==> flow/design.v <==
module SimRstGen(
    input clk,
    output reg reset
);
    parameter TIMEOUT = 1;
    integer count = 0;
    initial
    begin
        reset = 1;
    end
    always @(posedge clk)
    begin
        count += 1;
        if (count > TIMEOUT)
            reset <= 0;
        else
            reset <= 1;
    end
endmodule
Reports on SimRstGen:

What the tools print for SimRstGen, step after step.
Lines are those of the file above, counted from 1.
Library cell names are shortened.
A cell with - has no value.

* top module: SimRstGen
* clock port: clk
* library: sky130hd
* timing corner: tt_025C_1v80

After elaboration:

Counts by Yosys on the flattened word-level netlist (proc, flatten, opt, wreduce; memories kept). Register bits leave out memories and registers merged into their read ports (data or address); mux counts leave out enables and synchronous resets folded into registers. Print and check cells are left out. Cells with the same type and inputs are merged into one.

* register bits: 33
* input port bits: 1
* output and inout bits: 1
* cells after elaboration: 5

* add/sub/neg operators: 1
* order comparisons: 1
* muxes and demuxes: 1

Operators by type and width (number)
* 32-bit by 2-bit adder with 32-bit output with constant B: 1
* 32-bit by 2-bit greater-than comparator with 1-bit output with constant B: 1
* 1-bit two-way mux: 1

Logic depth:

Longest topological path by Yosys (ltp), each cell counted once; first at word level (registers and memories cut), then after technology mapping (sequential cells cut; the memories' decode and read muxes count).

* word-level depth: 3
* ABC_AREA: 0
* depth in mapped cells: 8
* mapped depth without buffers: 8

Synthesis result:

The flow's flattened synthesis, as Yosys stat reports it; memories are mapped. The netlist is that of the ABC_AREA named above (0 if unset); the other value can give another one.

* cells in the netlist: 163
* cell area after synthesis: 1545.2 um^2
* sequential part of the area: 660.6 um^2
* flip-flops: 33
* buffer cells: 4

Cell types
* dfxtp_1: number 33, area in all 660.634 um^2
* xnor2_1: number 18, area in all 157.651 um^2
* xor2_1: number 17, area in all 148.893 um^2
* nand2_1: number 13, area in all 48.797 um^2
* nor2_1: number 13, area in all 48.797 um^2
* nor3_1: number 8, area in all 40.038 um^2
* ha_1: number 3, area in all 37.536 um^2
* nor4_1: number 6, area in all 37.536 um^2
* nand3_1: number 7, area in all 35.034 um^2
* buf_6: number 3, area in all 33.782 um^2
* inv_1: number 7, area in all 26.275 um^2
* and3_1: number 4, area in all 25.024 um^2
* nand4_1: number 4, area in all 25.024 um^2
* nand4_2: number 2, area in all 25.024 um^2
* a31oi_1: number 3, area in all 18.768 um^2
* o41ai_2: number 1, area in all 16.266 um^2
* o21ai_0: number 3, area in all 15.014 um^2
* or4_1: number 2, area in all 15.014 um^2

Other cell types: 15; their cells: 16.

Path before layout:

Path of least setup slack by OpenSTA after synthesis, without wires, with an ideal clock, recovery checks aside; 20% of the period is set as input and as output delay. Where synthesis merged equal registers, the netlist keeps one of their names.

* path kind: register to register
* from: reg (name not given)
* to: reg reset
* period: 5.19 ns
* arrival: 2.691 ns
* data required time: 5.094 ns
* path slack: 2.404 ns
* delay of the path: 2.787 ns
* stages: 9
* path buffers: 1
* synthesis period reached: 2.786 ns

"delay of the path" is the arrival time less input delay plus setup time.
"stages": output pins that drive a net of the path, with the launching flip-flop's if there is one; two outputs of one cell count as two.
"synthesis period reached" is the clock period less the worst setup slack; recovery checks do not enter. This is arithmetic on one report: input and output delays are still those of the set period (20% each).
Between the ends stands the longest chain of elaborated cells between them, by number of cells; it is not shown to be the way that was timed. Of several equally long chains one is given.
A line is the first line of the expression or statement that the cell stems from. Yosys adds cells for indexed reads and writes and turns some case tables into memories.

* path through: dfxtp_1 > buf_6 > nand4_2 > or4_2 > nor3_1 > xor2_1 > or4_1 > or3_1 > o41ai_2
* length of the longest elaborated chain: 3
* elaborated cells on any way between the ends: 3

Ends and longest elaborated chain, post-synthesis
* 32-bit by 2-bit adder with 32-bit output: RTL line 13 `count += 1;`
* 32-bit by 2-bit greater-than comparator with 1-bit output: RTL line 14 `if (count > TIMEOUT)`
* 1-bit two-way mux: RTL line 14
* end, assigned: RTL line 15 `reset <= 0;`
* end, assigned: RTL line 17 `reset <= 1;`
* end, declared: RTL line 3 `output reg reset`

Path in the finished layout:

Path of least setup slack in the final report of job 1 (OpenROAD, finished layout, wires in). Where an end is a register, its clock arrival counts in the times.

* path kind: register to register
* from: reg (name not given)
* to: reg reset
* period: 1.91 ns
* arrival: 2.83 ns
* data required time: 2.15 ns
* path slack: -0.68 ns
* stages: 8
* path buffers: 0

Between the ends stands the longest chain of elaborated cells between them, by number of cells; it is not shown to be the way that was timed. Of several equally long chains one is given.

* path through: dfxtp_4 > nand4_4 > or4_4 > nor4_4 > xor2_1 > or4_1 > or3_1 > o41ai_2
* length of the longest elaborated chain: 3
* elaborated cells on any way between the ends: 3

Ends and longest elaborated chain, after layout
* 32-bit by 2-bit adder with 32-bit output: RTL line 13 `count += 1;`
* 32-bit by 2-bit greater-than comparator with 1-bit output: RTL line 14 `if (count > TIMEOUT)`
* 1-bit two-way mux: RTL line 14
* end, assigned: RTL line 15 `reset <= 0;`
* end, assigned: RTL line 17 `reset <= 1;`
* end, declared: RTL line 3 `output reg reset`

## Implementation results

Top module SimRstGen; platform sky130hd; tools Yosys and OpenROAD; 2 stored runs in no particular order. Input and output delays are each 20% of the period that was set; the output load is 0.01 pF.
By "clock period achieved" is meant the clock period of the run minus its worst setup slack. This is arithmetic on one report: input and output delays are still those of the set period (20% each).
"time of the worst setup path" is the time allowed to the run's worst setup path (the clock period less input and output delay, where it has them) less its slack. Clock arrival times count: a late capture clock shortens it, a late launch clock lengthens it.
By "power consumption" is meant OpenSTA's value without simulated activity: inputs other than the clock are taken to toggle once in ten clock periods, and the tool carries that through the logic.

### Job 1

==> flow/run.sh <==
#!/bin/bash
# the make line also repeats the synthesis and layout settings of config.mk as NAME=value (left out here)
make -C /OpenROAD-flow-scripts/flow DESIGN_CONFIG=/design/flow/config.mk WORK_HOME=/design/flow/orfs CLKGATE_MAP_FILE= finish
==> flow/config.mk <==
export PLATFORM = sky130hd
export DESIGN_NAME = SimRstGen
export DESIGN_NICKNAME = SimRstGen
export VERILOG_FILES = /design/flow/design.v
export SDC_FILE = /design/flow/constraint.sdc
export NUM_CORES = 4
export LEC_CHECK = 0
export CAP_MARGIN = 0
export CELL_PAD_IN_SITES_GLOBAL_PLACEMENT = 0
export CORE_ASPECT_RATIO = 0.89
export CORE_MARGIN = 8
export CORE_UTILIZATION = 58
export CTS_CLUSTER_DIAMETER = 138
export CTS_CLUSTER_SIZE = 91
export SLEW_MARGIN = 20
==> flow/constraint.sdc <==
create_clock -name core_clock -period 1.91 [get_ports {clk}]
set_input_delay 0.3820 -clock core_clock [delete_from_list [all_inputs] [get_ports {clk}]]
set_output_delay 0.3820 -clock core_clock [all_outputs]
set_load 0.01 [all_outputs]

Results of job 1:
- Die footprint: 4,574.6 um^2
- Utilization after routing: 86.3 %
- Time of the worst setup path: 2.59 ns
- Worst setup path kind: register to register
- Std-cell area (final layout): 2,167.1 um^2
- Worst hold slack after layout: 0.541 ns
- Synthesized cell area: 1,545.2 um^2
- Clock period achieved: 2.593 ns
- Power consumption: 1,085 µW
- Total negative slack: -0.890 ns
- Worst setup slack after layout: -0.683 ns

### Job 2

==> flow/run.sh <==
#!/bin/bash
# the make line also repeats the synthesis and layout settings of config.mk as NAME=value (left out here)
make -C /OpenROAD-flow-scripts/flow DESIGN_CONFIG=/design/flow/config.mk WORK_HOME=/design/flow/orfs CLKGATE_MAP_FILE= finish
==> flow/config.mk <==
export PLATFORM = sky130hd
export DESIGN_NAME = SimRstGen
export DESIGN_NICKNAME = SimRstGen
export VERILOG_FILES = /design/flow/design.v
export SDC_FILE = /design/flow/constraint.sdc
export NUM_CORES = 4
export LEC_CHECK = 0
export CAP_MARGIN = 20
export CELL_PAD_IN_SITES_DETAIL_PLACEMENT = 2
export CORE_ASPECT_RATIO = 0.92
export CORE_MARGIN = 2
export CORE_UTILIZATION = 15
export GPL_TIMING_DRIVEN = 0
export HOLD_SLACK_MARGIN = 0.25
export MAX_ROUTING_LAYER = met5
export PLACE_DENSITY = 0.92
export SLEW_MARGIN = 15
==> flow/constraint.sdc <==
create_clock -name core_clock -period 5.54 [get_ports {clk}]
set_input_delay 1.1080 -clock core_clock [delete_from_list [all_inputs] [get_ports {clk}]]
set_output_delay 1.1080 -clock core_clock [all_outputs]
set_load 0.01 [all_outputs]

Results of job 2:
- Die footprint: 11,129.8 um^2
- Utilization after routing: 18.0 %
- Time of the worst setup path: 3.27 ns
- Worst setup path kind: register to register
- Std-cell area (final layout): 1,803.0 um^2
- Worst hold slack after layout: 0.457 ns
- Synthesized cell area: 1,545.2 um^2
- Clock period achieved: 3.267 ns
- Power consumption: 417.8 µW
- Total negative slack: 0.000 ns
- Worst setup slack after layout: 2.273 ns
